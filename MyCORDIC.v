==> flow/design.v <==
module MyCORDIC(
	input             clk      ,
	input             rstn     ,
	input      [15:0] theta    ,
	output reg [15:0] sin_theta,
	output reg [15:0] cos_theta 
);
parameter Kn  = 'd19898;     
parameter iKn = 'd53961;     
parameter arctan_0 = 8192    ;   
parameter arctan_1 = 4836    ;   
parameter arctan_2 = 2555    ;   
parameter arctan_3 = 1297    ;   
parameter arctan_4 = 651     ;   
parameter arctan_5 = 326     ;   
parameter arctan_6 = 163     ;   
parameter arctan_7 = 81      ;   
parameter arctan_8 = 41      ;   
parameter arctan_9 = 20      ;   
parameter arctan_10 = 10     ;   
parameter arctan_11 = 5      ;   
reg signed [15:0] x [11:0];
reg signed [15:0] y [11:0];
reg signed [15:0] z [11:0];
wire [15:0]x_tmp;
wire [15:0]y_tmp;
reg signed [15:0]theta_1;
wire [2:0] Quadrant; 
assign Quadrant = theta[15:14] + 1;
always@(*)
begin
	begin
		theta_1 <= {2'b00,theta[13:0]};
		if(Quadrant==1)
		begin
			theta_1 <= theta;
		end
		else if(Quadrant==2)
		begin
			theta_1 <= 32768 - theta;
		end
		else if(Quadrant==3)
		begin
			theta_1 <= theta - 32768;
		end
		else if(Quadrant==4)
		begin
			theta_1 <= 65536 - theta;
		end
	end
end
always@(posedge clk or negedge rstn)
begin
	if(!rstn)
	begin
		x[0] <= 16'd0;
		y[0] <= 16'd0;
		z[0] <= 16'd0;
	end
	else
	begin
		x[0] <= Kn;
		y[0] <= 16'd0;
		z[0] <= theta_1;
	end
end
always@(posedge clk or negedge rstn)  
begin
	if(!rstn)
	begin
		x[1] <= 16'd0;
		y[1] <= 16'd0;
		z[1] <= 16'd0;
	end
	else
	begin
		if(z[0][15])  
		begin
			x[1] <= x[0] + y[0];
			y[1] <= y[0] - x[0];
			z[1] <= z[0] + arctan_0;
		end           
		else
		begin
			x[1] <= x[0] - y[0];
			y[1] <= y[0] + x[0];
			z[1] <= z[0] - arctan_0;
		end
	end
end
always@(posedge clk or negedge rstn)  
begin
	if(!rstn)
	begin
		x[2] <= 16'd0;
		y[2] <= 16'd0;
		z[2] <= 16'd0;
	end
	else
	begin
		if(z[1][15])  
		begin
			x[2] <= x[1] + (y[1] >>> 1);
			y[2] <= y[1] - (x[1] >>> 1);
			z[2] <= z[1] + arctan_1;
		end           
		else
		begin
			x[2] <= x[1] - (y[1] >>> 1);
			y[2] <= y[1] + (x[1] >>> 1);
			z[2] <= z[1] - arctan_1;
		end
	end
end
always@(posedge clk or negedge rstn)  
begin
	if(!rstn)
	begin
		x[3] <= 16'd0;
		y[3] <= 16'd0;
		z[3] <= 16'd0;
	end
	else
	begin
		if(z[2][15])  
		begin
			x[3] <= x[2] + (y[2] >>> 2);
			y[3] <= y[2] - (x[2] >>> 2);
			z[3] <= z[2] + arctan_2;
		end           
		else
		begin
			x[3] <= x[2] - (y[2] >>> 2);
			y[3] <= y[2] + (x[2] >>> 2);
			z[3] <= z[2] - arctan_2;
		end
	end
end
always@(posedge clk or negedge rstn)  
begin
	if(!rstn)
	begin
		x[4] <= 16'd0;
		y[4] <= 16'd0;
		z[4] <= 16'd0;
	end
	else
	begin
		if(z[3][15])  
		begin
			x[4] <= x[3] + (y[3] >>> 3);
			y[4] <= y[3] - (x[3] >>> 3);
			z[4] <= z[3] + arctan_3;
		end           
		else
		begin
			x[4] <= x[3] - (y[3] >>> 3);
			y[4] <= y[3] + (x[3] >>> 3);
			z[4] <= z[3] - arctan_3;
		end
	end
end
always@(posedge clk or negedge rstn)  
begin
	if(!rstn)
	begin
		x[5] <= 16'd0;
		y[5] <= 16'd0;
		z[5] <= 16'd0;
	end
	else
	begin
		if(z[4][15])  
		begin
			x[5] <= x[4] + (y[4] >>> 4);
			y[5] <= y[4] - (x[4] >>> 4);
			z[5] <= z[4] + arctan_4;
		end           
		else
		begin
			x[5] <= x[4] - (y[4] >>> 4);
			y[5] <= y[4] + (x[4] >>> 4);
			z[5] <= z[4] - arctan_4;
		end
	end
end
always@(posedge clk or negedge rstn)  
begin
	if(!rstn)
	begin
		x[6] <= 16'd0;
		y[6] <= 16'd0;
		z[6] <= 16'd0;
	end
	else
	begin
		if(z[5][15])  
		begin
			x[6] <= x[5] + (y[5] >>> 5);
			y[6] <= y[5] - (x[5] >>> 5);
			z[6] <= z[5] + arctan_5;
		end           
		else
		begin
			x[6] <= x[5] - (y[5] >>> 5);
			y[6] <= y[5] + (x[5] >>> 5);
			z[6] <= z[5] - arctan_5;
		end
	end
end
always@(posedge clk or negedge rstn)  
begin
	if(!rstn)
	begin
		x[7] <= 16'd0;
		y[7] <= 16'd0;
		z[7] <= 16'd0;
	end
	else
	begin
		if(z[6][15])  
		begin
			x[7] <= x[6] + (y[6] >>> 6);
			y[7] <= y[6] - (x[6] >>> 6);
			z[7] <= z[6] + arctan_6;
		end           
		else
		begin
			x[7] <= x[6] - (y[6] >>> 6);
			y[7] <= y[6] + (x[6] >>> 6);
			z[7] <= z[6] - arctan_6;
		end
	end
end
always@(posedge clk or negedge rstn)  
begin
	if(!rstn)
	begin
		x[8] <= 16'd0;
		y[8] <= 16'd0;
		z[8] <= 16'd0;
	end
	else
	begin
		if(z[7][15])  
		begin
			x[8] <= x[7] + (y[7] >>> 7);
			y[8] <= y[7] - (x[7] >>> 7);
			z[8] <= z[7] + arctan_7;
		end           
		else
		begin
			x[8] <= x[7] - (y[7] >>> 7);
			y[8] <= y[7] + (x[7] >>> 7);
			z[8] <= z[7] - arctan_7;
		end
	end
end
always@(posedge clk or negedge rstn)  
begin
	if(!rstn)
	begin
		x[9] <= 16'd0;
		y[9] <= 16'd0;
		z[9] <= 16'd0;
	end
	else
	begin
		if(z[8][15])  
		begin
			x[9] <= x[8] + (y[8] >>> 8);
			y[9] <= y[8] - (x[8] >>> 8);
			z[9] <= z[8] + arctan_8;
		end           
		else
		begin
			x[9] <= x[8] - (y[8] >>> 8);
			y[9] <= y[8] + (x[8] >>> 8);
			z[9] <= z[8] - arctan_8;
		end
	end
end
always@(posedge clk or negedge rstn)  
begin
	if(!rstn)
	begin
		x[10] <= 16'd0;
		y[10] <= 16'd0;
		z[10] <= 16'd0;
	end
	else
	begin
		if(z[9][15])  
		begin
			x[10] <= x[9] + (y[9] >>> 9);
			y[10] <= y[9] - (x[9] >>> 9);
			z[10] <= z[9] + arctan_9;
		end           
		else
		begin
			x[10] <= x[9] - (y[9] >>> 9);
			y[10] <= y[9] + (x[9] >>> 9);
			z[10] <= z[9] - arctan_9;
		end
	end
end
always@(posedge clk or negedge rstn)  
begin
	if(!rstn)
	begin
		x[11] <= 16'd0;
		y[11] <= 16'd0;
		z[11] <= 16'd0;
	end
	else
	begin
		if(z[10][15])  
		begin
			x[11] <= x[10] + (y[10] >>> 10);
			y[11] <= y[10] - (x[10] >>> 10);
			z[11] <= z[10] + arctan_10;
		end           
		else
		begin
			x[11] <= x[10] - (y[10] >>> 10);
			y[11] <= y[10] + (x[10] >>> 10);
			z[11] <= z[10] - arctan_10;
		end
	end
end
assign x_tmp = x[11][15]==1 ? 16'h7FFF : x[11];
assign y_tmp = y[11][15]==1 ? 16'h7FFF : y[11];
always@(posedge clk or negedge rstn)  
begin
	if(!rstn)
	begin
		sin_theta <= 16'd0;
		cos_theta <= 16'd0;
	end
	else
	begin
		if(Quadrant == 3'd1)
		begin
			sin_theta <= y_tmp;
			cos_theta <= x_tmp;
		end
		else if(Quadrant == 3'd2)
		begin
			sin_theta <= y_tmp;
			cos_theta <= -x_tmp;
		end
		else if(Quadrant == 3'd3)
		begin
			sin_theta <= -y_tmp;
			cos_theta <= -x_tmp;
		end
		else if(Quadrant == 3'd4)
		begin
			sin_theta <= -y_tmp;
			cos_theta <= x_tmp;
		end
		else
		begin
			sin_theta <= sin_theta;
			cos_theta <= cos_theta;
		end
	end
end
endmodule
Reports on MyCORDIC. The steps from the RTL of MyCORDIC to its reports follow in flow order. Line numbers count from 1 in the design file above. Library cell names are shortened. A cell with n/a has no value.

Top: MyCORDIC. Clock: clk. Standard-cell library: sky130hd. Corner: tt_025C_1v80.

Word level. Yosys after proc, flatten, opt, wreduce and memory -nomap, before mapping. Print and check cells are not counted. Equal cells are merged and count once.

Under $add $sub $neg stands 67. The entry for equal/unequal tests reads 4. Under muxes and demuxes stands 45. The entry for reductions and logical operators reads 1.

Operators with widths (count): 16-bit 2-to-1 mux (43); 15-bit negator with 16-bit output (2); 16-bit by 10-bit adder with 16-bit output (2); 16-bit by 10-bit subtractor with 16-bit output (2); 16-bit by 11-bit adder with 16-bit output (2); 16-bit by 11-bit subtractor with 16-bit output (2); 16-bit by 12-bit adder with 16-bit output (2); 16-bit by 12-bit subtractor with 16-bit output (2); 16-bit by 13-bit adder with 16-bit output (2); 16-bit by 13-bit subtractor with 16-bit output (2); 16-bit by 14-bit adder with 16-bit output (2); 16-bit by 14-bit subtractor with 16-bit output (2); 16-bit by 15-bit adder with 16-bit output (2); 16-bit by 15-bit subtractor with 16-bit output (2); 16-bit by 6-bit adder with 16-bit output (2); 16-bit by 6-bit subtractor with 16-bit output (2); 16-bit by 7-bit adder with 16-bit output (2); 16-bit by 7-bit subtractor with 16-bit output (2); 16-bit by 8-bit adder with 16-bit output (2); 16-bit by 8-bit subtractor with 16-bit output (2); 16-bit by 9-bit adder with 16-bit output (2); 16-bit by 9-bit subtractor with 16-bit output (2); 15-bit 2-to-1 mux (2); 1-bit by 15-bit subtractor with 16-bit output with constant A (1); 1-bit by 16-bit subtractor with 16-bit output with constant A (1); 16-bit by 10-bit adder with 16-bit output with constant B (1); 16-bit by 10-bit subtractor with 16-bit output with constant B (1); 16-bit by 11-bit adder with 16-bit output with constant B (1).

Other operator kinds: 24; their cells: 25.

The figure for flip-flop bits (word level) is 546. Under bits of input ports stands 18. The figure for output and inout port bits is 32. Word-level cells: 153.

Logic depth. Depth = most cells in a row (Yosys ltp): at word level without a register or memory, in the mapped netlist without a sequential cell, where the memories' decode and read muxes count.

The figure for depth in word-level cells is 6. For ABC_AREA the number is 0. The entry for mapped depth reads 16. The figure for depth with buffers taken out is 16.

Netlist. The flow's flattened synthesis, as Yosys stat reports it; memories are mapped. The netlist is that of the ABC_AREA named above (0 if unset); the other value can give another one.

Cell types: dfrtp_1 (count 514, area in all 1.29E+04 µm²); ha_1 (count 468, area in all 5.86E+03 µm²); xnor2_1 (count 348, area in all 3.05E+03 µm²); a21oi_1 (count 356, area in all 1.78E+03 µm²); xor2_1 (count 162, area in all 1.42E+03 µm²); nor2_1 (count 346, area in all 1.3E+03 µm²); a21o_1 (count 127, area in all 953.414 µm²); o21ai_0 (count 159, area in all 795.763 µm²); nand2_1 (count 191, area in all 716.938 µm²); inv_1 (count 168, area in all 630.605 µm²); nor3_1 (count 122, area in all 610.586 µm²); fa_1 (count 27, area in all 540.518 µm²); nor2b_1 (count 69, area in all 431.664 µm²); nand2b_1 (count 59, area in all 369.104 µm²); o21a_1 (count 45, area in all 337.824 µm²); a211oi_1 (count 44, area in all 330.317 µm²); o21bai_1 (count 33, area in all 247.738 µm²); a31oi_1 (count 39, area in all 243.984 µm²).

Other cell types: 75; their cells: 539.

Under cells in the netlist stands 3816. For chip area (Yosys) the number is 0.0363524 mm². Under sequential area stands 0.0128623 mm². Mapped flip-flops: 514. The figure for buffer cells is 54.

Worst setup path after synthesis. Path of least setup slack by OpenSTA after synthesis, without wires, with an ideal clock, recovery checks aside; 20% of the period is set as input and as output delay. Where synthesis merged equal registers, the netlist keeps one of their names.

Path type: reg2reg. From: reg z[7][15]. To: reg x[8][12]. Period: 3740 ps. For library setup time the number is 80 ps. The entry for launch time at the first pin reads 0 ps. The figure for arrival time is 3129 ps. Under required time stands 3660 ps. For slack the number is 531 ps. The figure for path delay is 3209 ps. Under stages stands 12. Path buffers: 2. Synthesis period reached: 3209 ps.

"path delay" is the arrival time less input delay plus setup time. "stages": output pins that drive a net of the path, with the launching flip-flop's if there is one; two outputs of one cell count as two. "synthesis period reached" is the clock period less the worst setup slack; recovery checks do not enter. This is arithmetic on one report: input and output delays are still those of the set period (20% each). Between the ends stands the longest chain of elaborated cells between them, by number of cells; it is not shown to be the way that was timed. Of several equally long chains one is given. A line is the first line of the expression or statement that the cell stems from. Yosys adds cells for indexed reads and writes and turns some case tables into memories. At most two assigning lines are given for a register; there are more.

Cells stage by stage: dfrtp_1 > clkbuf_1 > clkbuf_1 > mux2_2 > fa_1 > a211oi_1 > nor2_1 > o31a_1 > o31a_1 > a311o_1 > a21oi_1 > xnor2_1. For cells in the longest elaborated chain the number is 1. Under elaborated cells on any way between the ends stands 1. Under source lines of those cells stands 1. Classes of those cells: mux (1).

Ends and longest elaborated chain, after synthesis: start, declared (line 24) `reg signed [15:0] z [11:0];`; start, assigned (line 225) `z[7] <= z[6] + arctan_6;`; start, assigned (line 231) `z[7] <= z[6] - arctan_6;`; 16-bit 2-to-1 mux (line 245) `if(z[7][15])`; end, assigned (line 247) `x[8] <= x[7] + (y[7] >>> 7);`; end, assigned (line 253) `x[8] <= x[7] - (y[7] >>> 7);`; end, declared (line 22) `reg signed [15:0] x [11:0];`.

Path in the finished layout. From the final timing report of stored run 1: the path of least setup slack in the routed layout; clock arrival at registers is part of the times. The path's times are printed in steps of 10 ps; the period is the one set.

Path type: reg2reg. From: reg z[5][15]. To: reg y[6][14]. Period: 5660 ps. For library setup time the number is 80 ps. The entry for launch time at the first pin reads 660 ps. The figure for arrival time is 4280 ps. Under required time stands 6250 ps. For slack the number is 1970 ps. Under stages stands 12. Path buffers: 1.

Between the ends stands the longest chain of elaborated cells between them, by number of cells; it is not shown to be the way that was timed. Of several equally long chains one is given. At most two assigning lines are given for a register; there are more.

Cells stage by stage: dfrtp_1 > buf_4 > inv_1 > o21ai_0 > xor2_1 > ha_1 > nor4_1 > o21ai_1 > a2111oi_0 > o31ai_1 > a21oi_1 > xnor2_1. For cells in the longest elaborated chain the number is 1. Under elaborated cells on any way between the ends stands 1. Under source lines of those cells stands 1. Classes of those cells: mux (1).

Ends and longest elaborated chain, after layout: start, declared (line 24) `reg signed [15:0] z [11:0];`; start, assigned (line 177) `z[5] <= z[4] + arctan_4;`; start, assigned (line 183) `z[5] <= z[4] - arctan_4;`; 16-bit 2-to-1 mux (line 197) `if(z[5][15])`; end, assigned (line 200) `y[6] <= y[5] - (x[5] >>> 5);`; end, assigned (line 206) `y[6] <= y[5] + (x[5] >>> 5);`; end, declared (line 23) `reg signed [15:0] y [11:0];`.

Subject: MyCORDIC on sky130hd, stored results

Hello all,

Measured results for MyCORDIC: 2 stored runs of the Yosys and OpenROAD flow on sky130hd. The settings differ; the order carries no meaning. The constraints put input and output delay at 20% of the set period each and load the outputs with 0.01 pF. "reached clock period" means the clock period less the worst setup slack. The figure is calculated, with input and output delays left at 20% of the set period. "critical path time" means the part of the period allowed to the worst setup path (the constraints hold back 20% at inputs and 20% at outputs) less its slack; where the path has registers, the arrival times of their clocks count too. "critical path time" is given in steps of 10 ps.

Files of stored run 1:
==> flow/run.sh <==
#!/bin/bash
# the make line also repeats the synthesis and layout settings of config.mk as NAME=value (left out here)
make -C /OpenROAD-flow-scripts/flow DESIGN_CONFIG=/design/flow/config.mk WORK_HOME=/design/flow/orfs CLKGATE_MAP_FILE= finish
==> flow/config.mk <==
export PLATFORM = sky130hd
export DESIGN_NAME = MyCORDIC
export DESIGN_NICKNAME = MyCORDIC
export VERILOG_FILES = /design/flow/design.v
export SDC_FILE = /design/flow/constraint.sdc
export NUM_CORES = 4
export LEC_CHECK = 0
export CAP_MARGIN = 0
export CELL_PAD_IN_SITES_GLOBAL_PLACEMENT = 1
export CORE_MARGIN = 2
export CORE_UTILIZATION = 18
export CTS_CLUSTER_SIZE = 79
export PLACE_DENSITY_LB_ADDON = 0.03
export SETUP_SLACK_MARGIN = -0.24
export SLEW_MARGIN = 10
export TNS_END_PERCENT = 80
==> flow/constraint.sdc <==
create_clock -name core_clock -period 5.66 [get_ports {clk}]
set_input_delay 1.1320 -clock core_clock [delete_from_list [all_inputs] [get_ports {clk}]]
set_output_delay 1.1320 -clock core_clock [all_outputs]
set_load 0.01 [all_outputs]

Results of stored run 1. The smallest hold slack reads 345 ps. The utilization reads 21.3%. The reached clock period reads 3690 ps. For the sum of negative setup slack the run shows 0 ps. The die size reads 0.205567 mm². The area of the standard cells in the finished layout reads 0.0427435 mm². The mapped cell area after synthesis comes to 0.0363524 mm². The worst setup slack after layout stands at 1970 ps. The critical path time reads 3690 ps. Critical path kind: reg2reg.

Files of stored run 2:
==> flow/run.sh <==
#!/bin/bash
# the make line also repeats the synthesis and layout settings of config.mk as NAME=value (left out here)
make -C /OpenROAD-flow-scripts/flow DESIGN_CONFIG=/design/flow/config.mk WORK_HOME=/design/flow/orfs CLKGATE_MAP_FILE= finish
==> flow/config.mk <==
export PLATFORM = sky130hd
export DESIGN_NAME = MyCORDIC
export DESIGN_NICKNAME = MyCORDIC
export VERILOG_FILES = /design/flow/design.v
export SDC_FILE = /design/flow/constraint.sdc
export NUM_CORES = 4
export LEC_CHECK = 0
export CAP_MARGIN = 5
export CORE_MARGIN = 2
export CORE_UTILIZATION = 50
export GPL_ROUTABILITY_DRIVEN = 0
export MAX_ROUTING_LAYER = met5
export MIN_ROUTING_LAYER = met2
export PLACE_DENSITY_LB_ADDON = 0.02
export SLEW_MARGIN = 35
==> flow/constraint.sdc <==
create_clock -name core_clock -period 5.8 [get_ports {clk}]
set_input_delay 1.1600 -clock core_clock [delete_from_list [all_inputs] [get_ports {clk}]]
set_output_delay 1.1600 -clock core_clock [all_outputs]
set_load 0.01 [all_outputs]

Results of stored run 2. The smallest hold slack reads 350 ps. The utilization reads 55.9%. The reached clock period reads 3853 ps. For the sum of negative setup slack the run shows 0 ps. The die size reads 0.0748788 mm². The area of the standard cells in the finished layout reads 0.0400972 mm². The mapped cell area after synthesis comes to 0.0363524 mm². The worst setup slack after layout stands at 1947 ps. The critical path time reads 3850 ps. Critical path kind: reg2reg.

Thanks
