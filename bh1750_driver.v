==> flow/design.v <==
module	bh1750_driver
#(
		parameter				TIME_1S			=	480_000_000	,
		parameter				TIME_180MS		=	864_0000	,
		parameter				TIME_120MS		=	576_0000	,
		parameter				CLOCK_DIV		=	480			,
		parameter				SEND_FIRST_BYTE	=	8'b01000110	,
		parameter				SEND_SECOND_BYTE=	8'b00010000	,
		parameter				SEND_THIRD_BYTE	=	8'b01000111	
)
(
		input					clk								,
		input					reset							,
		output	wire			scl								,
		inout	wire			sda								,
		output	reg		[15:0]	lux_data						,
		output	wire			lux_data_vld					
);					
		localparam				INIT			=	5'b00001	;
        localparam				SEND_COMMAND	=	5'b00010	;
        localparam				WAIT_RESULT_1	=	5'b00100	;
        localparam				READ_RESULT		=	5'b01000	;
        localparam				WAIT_RESULT_2	=	5'b10000	;
		localparam				CLOCK_DIV_HALF	=	CLOCK_DIV/2 ;
        localparam				CLOCK_DIV_QUAT	=	CLOCK_DIV/4	;
		localparam				SEND_INIT		=	3'd0		;
		localparam				LOAD_SECOND_BYTE=	3'd2		;
		localparam				SEND_START		=	3'd3		;
		localparam				SEND_BYTE		=	3'd4		;
		localparam				RECIVE_ACK		=	3'd5		;
		localparam				LOAD_FIRST_BYTE	=	3'd1		;
		localparam				CHECK_ACK		=	3'd6		;
		localparam				SEND_END		=	3'd7		;
		localparam				READ_INIT		=	4'd0		;
		localparam				LOAD_SEND_BYTE	=	4'd1		;
		localparam				READ_START		=	4'd2		;
		localparam				READ_SEND_BYTE	=	4'd3		;
		localparam				READ_ACK		=	4'd4		;
		localparam				CHECK_READ_ACK	=	4'd5		;
		localparam				READ_HIGH_BYTE	=	4'd6		;
		localparam				SEND_FIRST_ACK	=	4'd7		;
		localparam				SEND_ACK_READ	=	4'd8		;
		localparam				READ_LOW_BYTE	=	4'd9		;
		localparam				SEND_SECOND_ACK	=	4'd10		;
		localparam				SEND_ACK_END	=	4'd11		;
        localparam				READ_END		=	4'd12		;
		reg				[ 4:0]	state_c_global					;
		reg				[ 4:0]	state_n_global					;
		wire					init_end						;
		wire					send_command_end				;
		wire					wait_result_1_end				;
		wire					read_result_end					;
		wire					wait_result_2_end				;
		reg				[25:0]	cnt								;
		wire					scl_en							;
		wire					scl_cnt_end						;
		wire					scl_low_middle					;
		wire					scl_high_middle					;
		reg				[ 8:0]	scl_cnt							;
		reg						scl_reg							;
		wire					scl_neg							;
		reg				[ 2:0]	state_send						;
		reg				[ 7:0]	send_byte						;
		wire			[ 7:0]	send_third_byte					;
		reg						sda_send_reg					;
		reg						sda_fpga_ctrl					;
		reg				[ 3:0]	send_bit_cnt					;
		reg				[ 3:0]	send_jump_state					;
		reg						ack_received					;
		reg				[ 3:0]	state_read						;
		reg				[ 2:0]	read_bit_cnt					;
		always @(posedge clk or negedge reset)begin
			if(reset==0)
				state_c_global	<=	INIT	;
			else
				state_c_global	<=	state_n_global	;
		end
		always @(*)begin
			case(state_c_global)
				INIT:begin
					if(init_end)
						state_n_global	=	SEND_COMMAND	;
					else
						state_n_global	=	state_c_global	;
				end
				SEND_COMMAND:begin
					if(send_command_end)
						state_n_global	=	WAIT_RESULT_1	;
					else
						state_n_global	=	state_c_global	;
				end
				WAIT_RESULT_1:begin
					if(wait_result_1_end)
						state_n_global	=	READ_RESULT		;
					else
						state_n_global	=	state_c_global	;
				end
				READ_RESULT:begin
					if(read_result_end)
						state_n_global	=	WAIT_RESULT_2	;
					else
						state_n_global	=	state_c_global	;
				end
				WAIT_RESULT_2:begin
					if(wait_result_2_end)
						state_n_global	=	READ_RESULT		;
					else
						state_n_global	=	state_c_global	;
				end
				default:
					state_n_global		=	INIT			;
			endcase
		end
		assign	init_end			=	state_c_global==INIT			&&	cnt==0			;
		assign	send_command_end	=	state_send==SEND_END			&&	scl_high_middle	;
		assign	wait_result_1_end	=	state_c_global==WAIT_RESULT_1	&&	cnt==0			;
		assign	read_result_end		=	state_read==READ_END			&&	scl_high_middle	;
		assign	wait_result_2_end	=	state_c_global==WAIT_RESULT_2	&&	cnt==0			;
		always @(posedge clk or negedge reset)begin
			if(reset==0)
				cnt	<=	TIME_1S	-1	;
			else if(send_command_end)
				cnt	<=	TIME_180MS	-1	;
			else if(read_result_end)
				cnt	<=	TIME_120MS	-1	;
			else if(cnt!=0)
				cnt	<=	cnt-1		;
		end
		assign	scl_en				=	state_c_global==SEND_COMMAND	||	state_c_global==READ_RESULT	;
		assign	scl_cnt_end			=	scl_en	&&	scl_cnt==CLOCK_DIV-1	;
		assign	scl_high_middle		=	scl_en	&&	scl_cnt==CLOCK_DIV_QUAT -1	;
		assign	scl_low_middle		=	scl_en	&&	scl_cnt==CLOCK_DIV_HALF + CLOCK_DIV_QUAT	-1	;
		always @(posedge clk or negedge reset)begin
			if(reset==0)
				scl_cnt	<=	0	;
			else if(scl_en)begin
				if(scl_cnt_end)
					scl_cnt	<=	0	;
				else	
					scl_cnt	<=	scl_cnt	+1	;
			end
			else 
				scl_cnt	<=	0	;
		end
		assign	scl		=	scl_en	?	((scl_cnt	<	CLOCK_DIV_HALF	)?	1'b1	:	1'b0	)	:	1'b1	;
		always @(posedge clk or negedge reset)begin
			if(reset==0)
				scl_reg	<=	1	;
			else 
				scl_reg	<=	scl	;
		end
		assign	scl_neg	=	scl==0	&&	scl_reg==1	;
		assign	send_third_byte		=	SEND_THIRD_BYTE			;
		always @(posedge clk or negedge reset)begin
			if(reset==0)begin
				sda_fpga_ctrl	<=	1	;
				sda_send_reg	<=	1	;
				send_bit_cnt	<=	0	;
				send_jump_state	<=	0	;	
				ack_received	<=	0	;
				read_bit_cnt	<=	0	;
				state_read		<=	READ_INIT	;
				state_send		<=	SEND_INIT	;
				lux_data		<=	16'd0		;
			end
			else if(state_c_global==SEND_COMMAND)begin
				case(state_send)
					SEND_INIT:begin
						sda_fpga_ctrl	<=	1	;
						sda_send_reg	<=	1	;
						send_bit_cnt	<=	0	;
						send_jump_state	<=	0	;
						ack_received	<=	0	;
						state_send		<=	LOAD_FIRST_BYTE	;
					end
					LOAD_FIRST_BYTE:begin
						send_byte		<=	SEND_FIRST_BYTE	;
						state_send		<=	SEND_START		;
						send_jump_state	<=	LOAD_SECOND_BYTE;
					end
					LOAD_SECOND_BYTE:begin	
						send_byte		<=	SEND_SECOND_BYTE;
						state_send		<=	SEND_BYTE		;
						send_jump_state	<=	SEND_END		;
					end
					SEND_START:begin
						if(scl_high_middle)begin
							sda_send_reg	<=	0			;
							state_send		<=	SEND_BYTE	;
						end
						else
							state_send		<=	state_send	;
					end
					SEND_BYTE:begin
						if(scl_low_middle)begin
							if(send_bit_cnt==8)begin
								send_bit_cnt	<=	0		;
								state_send		<=	RECIVE_ACK	;
							end
							else begin
								sda_send_reg	<=	send_byte[7-send_bit_cnt]		;	
								send_bit_cnt	<=	send_bit_cnt	+1				;
							end
						end
						else 
							state_send	<=	state_send	;
					end
					RECIVE_ACK:begin
						sda_fpga_ctrl	<=	0	;
						if(scl_high_middle)begin
							ack_received	<=	sda			;
							state_send		<=	CHECK_ACK	;
						end
						else 
							state_send		<=	state_send	;
					end
					CHECK_ACK:begin
						if(ack_received==1'b0)begin
							if(scl_neg)begin
								state_send	<=	send_jump_state	;
								sda_fpga_ctrl	<=	1		;
								sda_send_reg	<=	0		;
							end
							else 
								state_send	<=	state_send	;
						end
						else 
							state_send		<=	SEND_INIT	;
					end
					SEND_END:begin
						sda_fpga_ctrl	<=	1	;
						if(scl_high_middle)begin
							sda_send_reg	<=	1	;
							state_send		<=	SEND_INIT	;
						end
						else 
							state_send		<=	state_send	;
					end
					default:begin
						state_send		<=	SEND_INIT	;
						ack_received	<=	0			;
						sda_fpga_ctrl	<=	1			;
						sda_send_reg	<=	1			;
						send_bit_cnt	<=	0			;
						send_jump_state	<=	0			;
					end
				endcase
			end
			else if(state_c_global==READ_RESULT)begin
				case(state_read)
					READ_INIT:begin
						sda_fpga_ctrl	<=	1	;
						sda_send_reg	<=	1	;
						ack_received	<=	0	;
						read_bit_cnt	<=	0	;
						send_bit_cnt	<=	0	;
						state_read		<=	READ_START	;
					end
					READ_START:begin
						if(scl_high_middle)begin
							sda_send_reg	<=	0	;
							state_read		<=	READ_SEND_BYTE	;
						end
						else
							state_read		<=	state_read		;
					end
					READ_SEND_BYTE:begin
						if(scl_low_middle)begin
							if(send_bit_cnt==8)begin
								send_bit_cnt	<=	0	;
								state_read		<=	READ_ACK	;
							end
							else begin
								sda_send_reg	<=	send_third_byte[7-send_bit_cnt]	;
								send_bit_cnt	<=	send_bit_cnt	+1	;
							end
						end
						else 
							state_read	<=	state_read	;
					end
					READ_ACK:begin
						sda_fpga_ctrl	<=		0	;
						if(scl_high_middle)begin
							ack_received	<=	sda	;
							state_read		<=	CHECK_READ_ACK	;
						end
						else
							state_read		<=	state_read		;
					end
					CHECK_READ_ACK:begin
						if(ack_received==1'b0)
							state_read		<=	READ_HIGH_BYTE	;
						else
							state_read		<=	READ_INIT		;
					end
					READ_HIGH_BYTE:begin
						if(scl_high_middle)begin
							if(read_bit_cnt==7)begin
								read_bit_cnt	<=		0		;
								lux_data[8]		<=		sda		;
								state_read		<=		SEND_FIRST_ACK	;
							end
							else begin
								lux_data[15-read_bit_cnt]	<=	sda		;
								read_bit_cnt	<=		read_bit_cnt	+1	;
							end
						end
						else
							state_read		<=	state_read		;
					end
					SEND_FIRST_ACK:begin
						if(scl_neg)begin
							sda_fpga_ctrl	<=	1	;
							sda_send_reg	<=	0	;
							state_read		<=	SEND_ACK_READ	;
						end
						else
							state_read		<=	state_read		;
					end
					SEND_ACK_READ:begin
						if(scl_neg)begin
							sda_fpga_ctrl	<=	0	;
							sda_send_reg	<=	1	;
							state_read		<=	READ_LOW_BYTE	;
						end
						else
							state_read		<=	state_read		;
					end
					READ_LOW_BYTE:begin
						if(scl_high_middle)begin
							if(read_bit_cnt==7)begin
								read_bit_cnt	<=		0		;
								lux_data[0]		<=		sda		;
								state_read		<=		SEND_SECOND_ACK	;
							end
							else begin
								lux_data[7-read_bit_cnt]	<=	sda		;
								read_bit_cnt	<=		read_bit_cnt	+1	;
							end
						end
						else
							state_read	<=	state_read		;
					end
					SEND_SECOND_ACK:begin
						if(scl_neg)begin
							sda_fpga_ctrl	<=	1	;
							sda_send_reg	<=	1	;
							state_read		<=	SEND_ACK_END	;
						end
						else
							state_read		<=	state_read	;
					end
					SEND_ACK_END:begin
						if(scl_neg)begin
							state_read	<=	READ_END		;
							sda_send_reg<=	0				;
						end
						else
							state_read	<=	state_read		;
					end
					READ_END:begin
						if(scl_high_middle)begin
							sda_send_reg	<=	1			;
							state_read		<=	READ_INIT	;
						end
						else
							state_read		<=	state_read	;
					end
					default:begin
						sda_fpga_ctrl	<=	1	;
						sda_send_reg	<=	1	;	
						ack_received	<=	0	;	
						read_bit_cnt	<=	0	;
						send_bit_cnt	<=	0	;		
						state_read		<=	READ_INIT	;	
					end
				endcase
			end
			else begin
				sda_fpga_ctrl	<=	1	;
			    sda_send_reg	<=	1	;
				send_bit_cnt	<=	0	;			
				send_jump_state	<=	0	;			
				ack_received	<=	0	;		
				read_bit_cnt	<=	0	;				
				state_read		<=	READ_INIT	;		
				state_send		<=	SEND_INIT	;	
			end
		end
		assign	lux_data_vld	=	read_result_end	;
		assign	sda		=		sda_fpga_ctrl	?	sda_send_reg	:	1'bz		;
endmodule
Reports on bh1750_driver
The steps from the RTL of bh1750_driver to its reports follow in flow order.
Lines are those of the file above, counted from 1.
Operators: Yosys type, input widths -> output width; for muxes data width and select width s.
Library cell names are shortened.
{ "design": {"design": "bh1750_driver", "clk_port": "clk", "library": "sky130hd", "pvt_corner": "tt_025C_1v80"} }

Word-level counts
Yosys after proc, flatten, opt, wreduce and memory -nomap, before mapping. Memory bits, and registers merged into a memory's read port (data or address), are not among the register bits. Print and check cells are not counted.
{ "op_classes": {"addsub": 9, "compare": 1, "n_eq": 75, "n_shift": 6, "mux": 87, "bitwise": 8, "reduce_and_logical": 40} }
{ "op_table": {"columns": ["cell", "n"], "rows": [
  ["$mux 26", 3],
  ["$mux 4", 18],
  ["$ne 3x3->1 const B", 23],
  ["$shift 1x33->16", 2],
  ["$shift 1x33->16 const A", 2],
  ["$neg 32->33", 2],
  ["$pmux 4 s12", 1],
  ["$mux 3", 15],
  ["$and 16x16->16", 2],
  ["$or 16x16->16", 2],
  ["$not 16->16", 2],
  ["$pmux 16 s2", 1],
  ["$mux 16", 2],
  ["$sub 26x1->26 const B", 1],
  ["$logic_not 26->1", 1],
  ["$reduce_bool 26->1", 1],
  ["$pmux 5 s5", 1],
  ["$mux 5", 5],
  ["$eq 4x4->1 const B", 6],
  ["$pmux 3 s8", 1],
  ["$mux 1", 24],
  ["$reduce_or 10->1", 2],
  ["$ne 2x2->1 const B", 10],
  ["$eq 9x9->1 const B", 2],
  ["$mux 9", 2],
  ["$eq 4x3->1 const B", 4],
  ["$ne 4x4->1 const B", 4],
  ["$reduce_and 8->1", 2]
]} }
Not listed: further kinds 54, cells in them 85.
{ "word_totals": {"ff_bits": 85, "input_bits": 2, "output_inout_bits": 19, "elab_cells": 242} }

Depth
Depth = most cells in a row (Yosys ltp): at word level without a register or memory, in the mapped netlist without a sequential cell, where the memories' decode and read muxes count.
{ "depth": {"ltp_word": 9, "ABC_AREA": 0, "mapped_depth": 10, "ltp_nobuf": 9} }

Synthesis result
Source: synth_stat.txt of the flow (Yosys; design flattened, memories mapped). It holds for the ABC_AREA given above (unset counts as 0); a run with the other value may have another netlist.
The area totals of this step are shown rounded.
{ "mapped": {"cells": 537, "mapped_area_um2": 4860, "seqArea_um2": 2160, "ffs": 85, "buffers": 25} }
{ "by_type": {"columns": ["cell", "n", "type_area_um2"], "rows": [
  ["dfrtp_1", 62, 1.55E+03],
  ["dfstp_2", 21, 551.779],
  ["o21ai_0", 59, 295.283],
  ["nand2_1", 66, 247.738],
  ["ha_1", 13, 162.656],
  ["nor2_1", 42, 157.651],
  ["a21oi_1", 30, 150.144],
  ["xnor2_1", 14, 122.618],
  ["nor3_1", 18, 90.086],
  ["xor2_1", 10, 87.584],
  ["nand3_1", 17, 85.082],
  ["inv_1", 22, 82.579],
  ["o31ai_1", 10, 75.072],
  ["nor4_1", 11, 68.816],
  ["clkbuf_1", 17, 63.811],
  ["edfxtp_1", 2, 60.058],
  ["or4_4", 5, 56.304],
  ["nor2b_1", 7, 43.792]
]} }
Not listed: further types 54, cells in them 111.

Timing after synthesis
OpenSTA on the mapped netlist: ideal clock, no wires. The path of least setup slack (recovery checks aside). Input and output delay are each 20% of the period. Register names are those of the netlist, which keeps one name where synthesis merged equal registers.
{ "synth_timing": {"path_kind": "reg-to-reg", "startpoint": "register cnt[11]", "endpoint": "register cnt[22]", "clock_period_ns": 3.07, "setup_ns": 0.131, "launch_ns": 0.000, "arrival_ns": 2.266, "required_ns": 2.939, "setup_slack_ns": 0.673, "delay_ns": 2.397, "driving_pins": 8, "path_buffers": 1, "period_less_setup_slack_ns": 2.397} }
"delay_ns" = arrival - input delay + setup time.
"driving_pins" counts driving pins, that of a launching flip-flop among them; a cell with two outputs on the path counts twice.
"period_less_setup_slack_ns" = period - worst setup slack (recovery checks aside). The figure is calculated, with input and output delays left at 20% of the set period.
Between the ends stands the longest chain of elaborated cells between them, by number of cells; it is not shown to be the way that was timed. Of several equally long chains one is given.
A line is the first line of the expression or statement that the cell stems from. Yosys adds cells for indexed reads and writes and turns some case tables into memories.
A register here has more assigning lines than the two given.
{ "synth_via": {"path_cell_list": "dfrtp_1 or4_4 or4_4 or4_4 buf_6 nor2_8 nor2_2 a21boi_1", "elab_chain_cells": 4, "cone_cells": 6, "lines_between": 4, "cone_classes": "add/sub (1); mux (3); reduce/logical (2)"} }
{ "synth_rtl": {"columns": ["element", "line_no", "source"], "rows": [
  ["from (decl)", 54, "reg [25:0] cnt ;"],
  ["from (assign)", 121, "cnt <= TIME_1S -1 ;"],
  ["from (assign)", 123, "cnt <= TIME_180MS -1 ;"],
  ["$sub 26x1->26", 127, "cnt <= cnt-1 ;"],
  ["$mux 26", 126, "else if(cnt!=0)"],
  ["$mux 26", 124, "else if(read_result_end)"],
  ["$mux 26", 122, "else if(send_command_end)"],
  ["to (assign)", 121, null],
  ["to (assign)", 123, null],
  ["to (decl)", 54, null]
]} }

Timing after layout
Path of least setup slack in the final report of run 1 (OpenROAD, finished layout, wires in). Where an end is a register, its clock arrival counts in the times.
{ "layout_timing": {"path_kind": "reg-to-output", "startpoint": "register scl_cnt[0]", "endpoint": "output lux_data_vld", "clock_period_ns": 3.96, "out_delay_ns": 0.79, "launch_ns": 0.36, "arrival_ns": 2.78, "required_ns": 3.17, "setup_slack_ns": 0.39, "driving_pins": 7, "path_buffers": 1} }
Between the ends stands the longest chain of elaborated cells between them, by number of cells; it is not shown to be the way that was timed. Of several equally long chains one is given.
A register here has more assigning lines than the two given.
{ "layout_via": {"path_cell_list": "dfrtp_1 ha_1 nand4b_1 nor4_1 nand2_2 clkinv_1 clkdlybuf4s50_1", "elab_chain_cells": 3, "cone_cells": 3, "lines_between": 2, "cone_classes": "eq/ne (1); reduce/logical (2)"} }
{ "layout_rtl": {"columns": ["element", "line_no", "source"], "rows": [
  ["from (decl)", 59, "reg [ 8:0] scl_cnt ;"],
  ["from (assign)", 135, "scl_cnt <= 0 ;"],
  ["from (assign)", 140, "scl_cnt <= scl_cnt +1 ;"],
  ["$eq 9x7->1", 131, "assign scl_high_middle = scl_en && scl_cnt==CLOCK_DIV_QUAT -1 ;"],
  ["$logic_and 1x1->1", 131, null],
  ["$logic_and 1x1->1", 117, "assign read_result_end = state_read==READ_END && scl_high_middle ;"],
  ["to (decl)", 17, "output wire lux_data_vld"]
]} }

Add stored flow runs of bh1750_driver

Measured data: module bh1750_driver, platform sky130hd, 2 stored runs of the flow under differing settings, order arbitrary. Input and output delays are each 20% of the period that was set; the output load is 0.01 pF.
"achievedPeriod_ns" is the run's clock period less its worst setup slack. It is reckoned from that one timing run; input and output delays stay at 20% of the period that was set.
By "timing.worst_path_ns" is meant the share of the clock period that the worst setup path is allowed (20% is reserved at inputs, 20% at outputs), minus its slack. Clock arrival times at its registers enter into it.
By "power.total_mw" is meant OpenSTA's value without simulated activity: inputs other than the clock are taken to toggle once in ten clock periods, and the tool carries that through the logic.
The results are shown rounded.
[
  {
    "run": "run 1",
    "settings": { "period_ns": 3.96, "CORE_UTILIZATION": 17, "PLACE_DENSITY_LB_ADDON": 0.17, "CORE_ASPECT_RATIO": 0.64, "CELL_PAD_IN_SITES_GLOBAL_PLACEMENT": 3, "ABC_AREA": 0, "GPL_TIMING_DRIVEN": 0, "CTS_CLUSTER_SIZE": 87, "SLEW_MARGIN": 40, "MAX_ROUTING_LAYER": "met4", "CAP_MARGIN": 20, "CORE_MARGIN": 2 },
    "results": { "power.total_mw": 1.88, "worst_setup_slack_ns": 0.390, "utilization_frac": 0.21, "timing.worst_path_ns": 2.78, "worstPathKind": "reg-to-output", "timing.setup.tns_ns": 0.000, "achievedPeriod_ns": 3.570, "final_die_area_um2": 30000, "synth_chip_area_um2": 4860, "layout_stdcell_area_um2": 5900 }
  },
  {
    "run": "run 2",
    "settings": { "period_ns": 2.4, "CORE_UTILIZATION": 30, "SETUP_SLACK_MARGIN": 0.2, "PLACE_DENSITY_LB_ADDON": 0.11, "TNS_END_PERCENT": 25, "ABC_AREA": 1, "GPL_TIMING_DRIVEN": 0, "CTS_CLUSTER_SIZE": 30, "CAP_MARGIN": 40, "CORE_MARGIN": 2, "SLEW_MARGIN": 20 },
    "results": { "power.total_mw": 2.80, "worst_setup_slack_ns": 0.270, "utilization_frac": 0.364, "timing.worst_path_ns": 1.65, "worstPathKind": "reg-to-output", "timing.setup.tns_ns": 0.000, "achievedPeriod_ns": 2.130, "final_die_area_um2": 18800, "synth_chip_area_um2": 5310, "layout_stdcell_area_um2": 6300 }
  }
]
