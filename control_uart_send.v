==> flow/design.v <==
module control_uart_send(
    input              clk     ,
    input              rstn    ,
    input              flag1   ,
    input              flag2   ,
    input              flag3   ,
    output reg         SendEn  ,
    output reg   [7:0] SendData,
    input              SendDone 
);
reg shaniu;
always@(posedge clk or negedge rstn)
    begin
        if(!rstn)begin
            shaniu <= 1;
        end else begin
            shaniu <= 0;
        end
    end
wire  [7:0] kaiji[30:0];
assign kaiji[ 0] = 8'hFD;
assign kaiji[ 1] = 8'h00;
assign kaiji[ 2] = 8'h1C;
assign kaiji[ 3] = 8'h01;
assign kaiji[ 4] = 8'h01;
assign kaiji[ 5] = 8'hE6;
assign kaiji[ 6] = 8'hFE;
assign kaiji[ 7] = 8'hC1;
assign kaiji[ 8] = 8'hE3;
assign kaiji[ 9] = 8'hC1;
assign kaiji[10] = 8'hF9;
assign kaiji[11] = 8'hC1;
assign kaiji[12] = 8'hE3;
assign kaiji[13] = 8'hBB;
assign kaiji[14] = 8'hAA;
assign kaiji[15] = 8'hC8;
assign kaiji[16] = 8'hCB;
assign kaiji[17] = 8'hC5;
assign kaiji[18] = 8'hC6;
assign kaiji[19] = 8'hC9;
assign kaiji[20] = 8'hB5;
assign kaiji[21] = 8'hE6;
assign kaiji[22] = 8'hA4;
assign kaiji[23] = 8'hCE;
assign kaiji[24] = 8'hAA;
assign kaiji[25] = 8'hC4;
assign kaiji[26] = 8'hFA;
assign kaiji[27] = 8'hB7;
assign kaiji[28] = 8'hFE;
assign kaiji[29] = 8'hCE;
assign kaiji[30] = 8'hF1;
wire  [7:0] data1[12:0];
assign data1[0]  = 8'hFD;
assign data1[1]  = 8'h00;
assign data1[2]  = 8'h0A;
assign data1[3]  = 8'h01;
assign data1[4]  = 8'h01;
assign data1[5]  = 8'hBB;
assign data1[6]  = 8'hB6;
assign data1[7]  = 8'hD3;
assign data1[8]  = 8'hAD;
assign data1[9]  = 8'hB9;
assign data1[10] = 8'hE2;
assign data1[11] = 8'hC1;
assign data1[12] = 8'hD9;
wire [7:0] data2[12:0]; 
assign data2[0]  = 8'hFD;
assign data2[1]  = 8'h00;
assign data2[2]  = 8'h0A;
assign data2[3]  = 8'h01;
assign data2[4]  = 8'h01;
assign data2[5]  = 8'hD6; 
assign data2[6]  = 8'hA7; 
assign data2[7]  = 8'hB8; 
assign data2[8]  = 8'hB6; 
assign data2[9]  = 8'hB3; 
assign data2[10] = 8'hC9; 
assign data2[11] = 8'hB9; 
assign data2[12] = 8'hA6;
wire [7:0] data3[12:0]; 
assign data3[0]  = 8'hFD;
assign data3[1]  = 8'h00;
assign data3[2]  = 8'h0A;
assign data3[3]  = 8'h01;
assign data3[4]  = 8'h01;
assign data3[5]  = 8'hD6; 
assign data3[6]  = 8'hA7; 
assign data3[7]  = 8'hB8; 
assign data3[8]  = 8'hB6; 
assign data3[9]  = 8'hCA; 
assign data3[10] = 8'hA7; 
assign data3[11] = 8'hB0; 
assign data3[12] = 8'hDC;
reg [7:0] data[30:0];
reg [6:0] i;
reg [5:0] num;
always@(posedge clk or negedge rstn)
    begin
        if(!rstn)begin
            for(i=0;i<31;i=i+1)begin
                data[i] <= 0;
            end
            num <= 0; 
        end else if(shaniu)begin 
            num <= 31;
            for(i=0;i<31;i=i+1)
                data[i] <= kaiji[i];
        end else if(flag1)begin 
            num      <= 13;
            for(i=0;i<13;i=i+1)
                data[i] <= data1[i];
        end else if(flag2)begin 
            num      <= 13;
            for(i=0;i<13;i=i+1)
                data[i] <= data2[i];
        end else if(flag3)begin
            num      <= 13;
            for(i=0;i<13;i=i+1)
                data[i] <= data3[i];
        end
    end
reg       flag;
always@(posedge clk or negedge rstn)
    begin
        if(!rstn)begin
            flag <= 0;
        end else if(shaniu || flag1 || flag2 || flag3)begin 
            flag <= 1;
        end else begin
            flag <= 0;
        end
    end
reg [5:0] count;
reg [2:0] state;
always@(posedge clk or negedge rstn)
    begin
        if(!rstn)begin
            count    <= 0;
            state    <= 0;
            SendEn   <= 0;
            SendData <= 0;
        end else begin
            case(state)
                0:begin
                    if(flag)begin 
                        count    <= count+1;
                        state    <= 1;
                        SendEn   <= 1;
                        SendData <= data[count];
                    end else begin
                        count    <= 0;
                        state    <= 0;
                        SendEn   <= 0;
                        SendData <= 0;
                    end
                end
                1:begin
                    if(SendDone)begin 
                        state    <= 2;
                        SendEn   <= 1;
                        count    <= count+1;
                        SendData <= data[count];
                    end else begin
                        SendEn   <= 0;
                    end
                end
                2:begin
                    if(count >= num)begin 
                        state    <= 0;
                        SendEn   <= 0;
                    end else begin
                        state    <= 1;
                        SendEn   <= 0;
                    end
                end 
                default:
                    state    <= 0;
            endcase
        end
    end
endmodule
-- Step by step through the tools: control_uart_send
What the tools print for control_uart_send, step after step.
Lines are those of the file above, counted from 1.
Operators carry their Yosys type and port widths (W data, S select, Z words).
Library cell names are shortened.
The mark - stands for no value.
- top: control_uart_send
- clock port: clk
- standard-cell library: sky130hd
- timing corner: tt_025C_1v80

-- After elaboration
Source: Yosys, flattened and elaborated. Widths are those after wreduce. Registers that Yosys merges into a memory's read port (data or address) are not register bits. Print and check cells do not count.
- noted output and inout port bits: 9
- noted input bits: 6
- noted cells after elaboration: 137
- noted bits in registers: 127
- noted add/sub/neg operators: 1
- noted order comparisons: 1
- reductions and logical operators: 12
- eq/ne operators at 33
- mux-type cells at 66
- operators with widths (kind ; count):
    $mux W8 ; 49
    $pmux W8 S28 ; 1
    $eq A5 B5 Y1 const B ; 15
    $eq A5 B4 Y1 const B ; 8
    $mux W6 ; 6
    $eq A5 B3 Y1 const B ; 4
    $pmux W8 S2 ; 1
    $pmux W6 S2 ; 1
    $eq A5 B2 Y1 const B ; 2
    $pmux W3 S3 ; 1
    $reduce_or A2 Y1 ; 3
    $add A6 B1 Y6 const B ; 1
    $ge A6 B6 Y1 ; 1
    $eq A5 B1 Y1 const B ; 1
    $logic_not A5 Y1 ; 1
    $mux W1 ; 5
    $reduce_bool A4 Y1 ; 1
    $logic_or A1 B1 Y1 ; 3
    $eq A3 B1 Y1 const B ; 1
    $eq A3 B2 Y1 const B ; 1
    $logic_not A3 Y1 ; 1
    $reduce_bool A3 Y1 ; 1
    $pmux W1 S3 ; 1
    $mux W3 ; 1
    $ne A2 B2 Y1 const B ; 1
    $reduce_and A2 Y1 ; 1
    $reduce_bool A2 Y1 ; 1

-- Logic depth
Yosys ltp: most cells in a row. Word level: on the elaborated netlist, between registers, memories and ports. Mapped: between sequential cells and ports; inverters and the memories' decode and read muxes count.
- depth in word-level cells: 5
- noted ABC_AREA: 0
- noted mapped depth: 11
- noted gate-level depth less buffers: 8

-- Mapped cells and area
Yosys stat after the flow's synthesis: flattened, memories mapped to cells. It holds for the ABC_AREA given above (unset counts as 0); a run with the other value may have another netlist.
The area totals of this step are shown rounded.
- cell types (type ; count ; total area (sq um)):
    dfrtp_1 ; 34 ; 850.816
    ha_1 ; 10 ; 125.12
    nand2_1 ; 27 ; 101.347
    nor2_1 ; 27 ; 101.347
    o21ai_0 ; 19 ; 95.091
    a21oi_1 ; 17 ; 85.082
    a221o_1 ; 7 ; 70.067
    a31oi_1 ; 9 ; 56.304
    inv_1 ; 15 ; 56.304
    nand3_1 ; 11 ; 55.053
    dfstp_2 ; 2 ; 52.55
    o211ai_1 ; 7 ; 52.55
    nand2b_1 ; 8 ; 50.048
    buf_6 ; 4 ; 45.043
    nor2b_1 ; 7 ; 43.792
    buf_2 ; 8 ; 40.038
    clkbuf_1 ; 8 ; 30.029
    nand3b_1 ; 4 ; 30.029
Other cell types: 46; their cells: 71.
- mapped area at 2520 sq um
- flip-flops at 36
- noted buffer cells: 24
- sequential area at 903 sq um
- cells in the netlist at 295

-- Path before layout
Path of least setup slack by OpenSTA after synthesis, without wires, with an ideal clock, recovery checks aside; 20% of the period is set as input and as output delay. Where synthesis merged equal registers, the netlist keeps one of their names.
- kind: reg2reg
- start point: reg count[2]
- end point: reg SendData[0]
- noted data arrival time: 2211 ps
- noted launch time at the first pin: 0 ps
- delay of the path: 2337 ps
- period at 2870 ps
- stages on the path at 11
- library setup time at 126 ps
- path buffers: 4
- slack at 533 ps
- required time: 2744 ps
- synthesis period reached: 2337 ps
"delay of the path" = arrival - input delay + setup time.
"stages on the path" counts driving pins, that of a launching flip-flop among them; a cell with two outputs on the path counts twice.
"synthesis period reached" is the clock period less the worst setup slack; recovery checks do not enter. This is arithmetic on one report: input and output delays are still those of the set period (20% each).
Between the ends stands the longest chain of elaborated cells between them, by number of cells; it is not shown to be the way that was timed. Of several equally long chains one is given.
A line is the first line of the expression or statement that the cell stems from. Yosys adds cells for indexed reads and writes and turns some case tables into memories.
A register here has more assigning lines than the two given.
- cells stage by stage: dfrtp_1 > buf_4 > buf_2 > buf_2 > buf_2 > and3_1 > ha_1 > a311o_2 > nor4_4 > nor2_2 > a221o_1
- noted length of the longest elaborated chain: 5
- elaborated cells on any way between the ends: 38
- those cells by class: 30 x eq/ne; 4 x mux; 4 x reduce/logical
- RTL lines, path after synthesis (element ; RTL line ; RTL):
    start: declaration ; 133 ; reg [5:0] count;
    start: assignment ; 146 ; count    <= count+1;
    start: assignment ; 161 ; count    <= count+1;
    $eq A5 B5 Y1 ; 162 ; SendData <= data[count];
    $reduce_or A2 Y1 ; - ;
    $pmux W8 S28 ; 162 ;
    $mux W8 ; 158 ; if(SendDone)begin
    $pmux W8 S2 ; 143 ; case(state)
    end: assignment ; 149 ; SendData <= data[count];
    end: assignment ; 162 ;
    end: declaration ; 8 ; output reg   [7:0] SendData,

-- Path in the finished layout
Path of least setup slack in the final report of flow run 1 (OpenROAD, finished layout, wires in). Where an end is a register, its clock arrival counts in the times.
The report prints the path's times to 10 ps; the period is as set.
- kind: reg2reg
- start point: reg count[0]
- end point: reg SendData[4]
- path buffers: 0
- required time: 3050 ps
- stages on the path at 9
- library setup time at 110 ps
- slack at 420 ps
- noted launch time at the first pin: 300 ps
- period at 2860 ps
- noted data arrival time: 2630 ps
Between the ends stands the longest chain of elaborated cells between them, by number of cells; it is not shown to be the way that was timed. Of several equally long chains one is given.
A register here has more assigning lines than the two given.
- cells stage by stage: dfrtp_1 > inv_1 > ha_1 > a2111oi_4 > a2111oi_2 > a311o_2 > nor4_4 > nor2_2 > a221o_1
- noted length of the longest elaborated chain: 5
- elaborated cells on any way between the ends: 38
- those cells by class: 30 x eq/ne; 4 x mux; 4 x reduce/logical
- RTL lines, path after layout (element ; RTL line ; RTL):
    start: declaration ; 133 ; reg [5:0] count;
    start: assignment ; 146 ; count    <= count+1;
    start: assignment ; 161 ; count    <= count+1;
    $eq A5 B5 Y1 ; 162 ; SendData <= data[count];
    $reduce_or A2 Y1 ; - ;
    $pmux W8 S28 ; 162 ;
    $mux W8 ; 158 ; if(SendDone)begin
    $pmux W8 S2 ; 143 ; case(state)
    end: assignment ; 149 ; SendData <= data[count];
    end: assignment ; 162 ;
    end: declaration ; 8 ; output reg   [7:0] SendData,

Measured results for control_uart_send: 2 stored runs of the Yosys and OpenROAD flow on sky130hd. The settings differ; the order carries no meaning. The constraints put input and output delay at 20% of the set period each and load the outputs with 0.01 pF.
"period reached" means the clock period less the worst setup slack. The figure is calculated, with input and output delays left at 20% of the set period.
"time on the worst setup path" means the part of the period allowed to the worst setup path (the constraints hold back 20% at inputs and 20% at outputs) less its slack; where the path has registers, the arrival times of their clocks count too.
"total power after layout": no workload was simulated; the value follows from the tool's default switching activity.
"time on the worst setup path" is given in steps of 10 ps.
Values from the reports are rounded here.

Flow run 1

==> flow/run.sh <==
#!/bin/bash
# the make line also repeats the synthesis and layout settings of config.mk as NAME=value (left out here)
make -C /OpenROAD-flow-scripts/flow DESIGN_CONFIG=/design/flow/config.mk WORK_HOME=/design/flow/orfs CLKGATE_MAP_FILE= finish
==> flow/config.mk <==
export PLATFORM = sky130hd
export DESIGN_NAME = control_uart_send
export DESIGN_NICKNAME = control_uart_send
export VERILOG_FILES = /design/flow/design.v
export SDC_FILE = /design/flow/constraint.sdc
export NUM_CORES = 4
export LEC_CHECK = 0
export CAP_MARGIN = 20
export CORE_MARGIN = 2
export CORE_UTILIZATION = 40
export SETUP_SLACK_MARGIN = 0.24
export SLEW_MARGIN = 20
==> flow/constraint.sdc <==
create_clock -name core_clock -period 2.86 [get_ports {clk}]
set_input_delay 0.5720 -clock core_clock [delete_from_list [all_inputs] [get_ports {clk}]]
set_output_delay 0.5720 -clock core_clock [all_outputs]
set_load 0.01 [all_outputs]

Measured in flow run 1:
- noted the total power after layout: 2.86 mW
- period reached at 2435 ps
- noted the setup TNS: 0 ps
- noted the synthesis area: 2520 sq um
- standard-cell area after routing: 2850 sq um
- noted the die outline area: 6960 sq um
- setup slack of the worst path: 425 ps
- time on the worst setup path: 2440 ps
- class of the worst setup path: reg2reg
- final utilization at 0.472

Flow run 2

==> flow/run.sh <==
#!/bin/bash
# the make line also repeats the synthesis and layout settings of config.mk as NAME=value (left out here)
make -C /OpenROAD-flow-scripts/flow DESIGN_CONFIG=/design/flow/config.mk WORK_HOME=/design/flow/orfs CLKGATE_MAP_FILE= finish
==> flow/config.mk <==
export PLATFORM = sky130hd
export DESIGN_NAME = control_uart_send
export DESIGN_NICKNAME = control_uart_send
export VERILOG_FILES = /design/flow/design.v
export SDC_FILE = /design/flow/constraint.sdc
export NUM_CORES = 4
export LEC_CHECK = 0
export ABC_AREA = 1
export CAP_MARGIN = 20
export CORE_MARGIN = 2
export CORE_UTILIZATION = 67
export GPL_ROUTABILITY_DRIVEN = 1
export GPL_TIMING_DRIVEN = 0
export MAX_ROUTING_LAYER = met4
export MIN_ROUTING_LAYER = met2
export PLACE_DENSITY_LB_ADDON = 0.08
export SETUP_SLACK_MARGIN = 0.07
export SLEW_MARGIN = 20
==> flow/constraint.sdc <==
create_clock -name core_clock -period 1.95 [get_ports {clk}]
set_input_delay 0.3900 -clock core_clock [delete_from_list [all_inputs] [get_ports {clk}]]
set_output_delay 0.3900 -clock core_clock [all_outputs]
set_load 0.01 [all_outputs]

Flow run 2: incomplete, routing halted on GRT-0116.
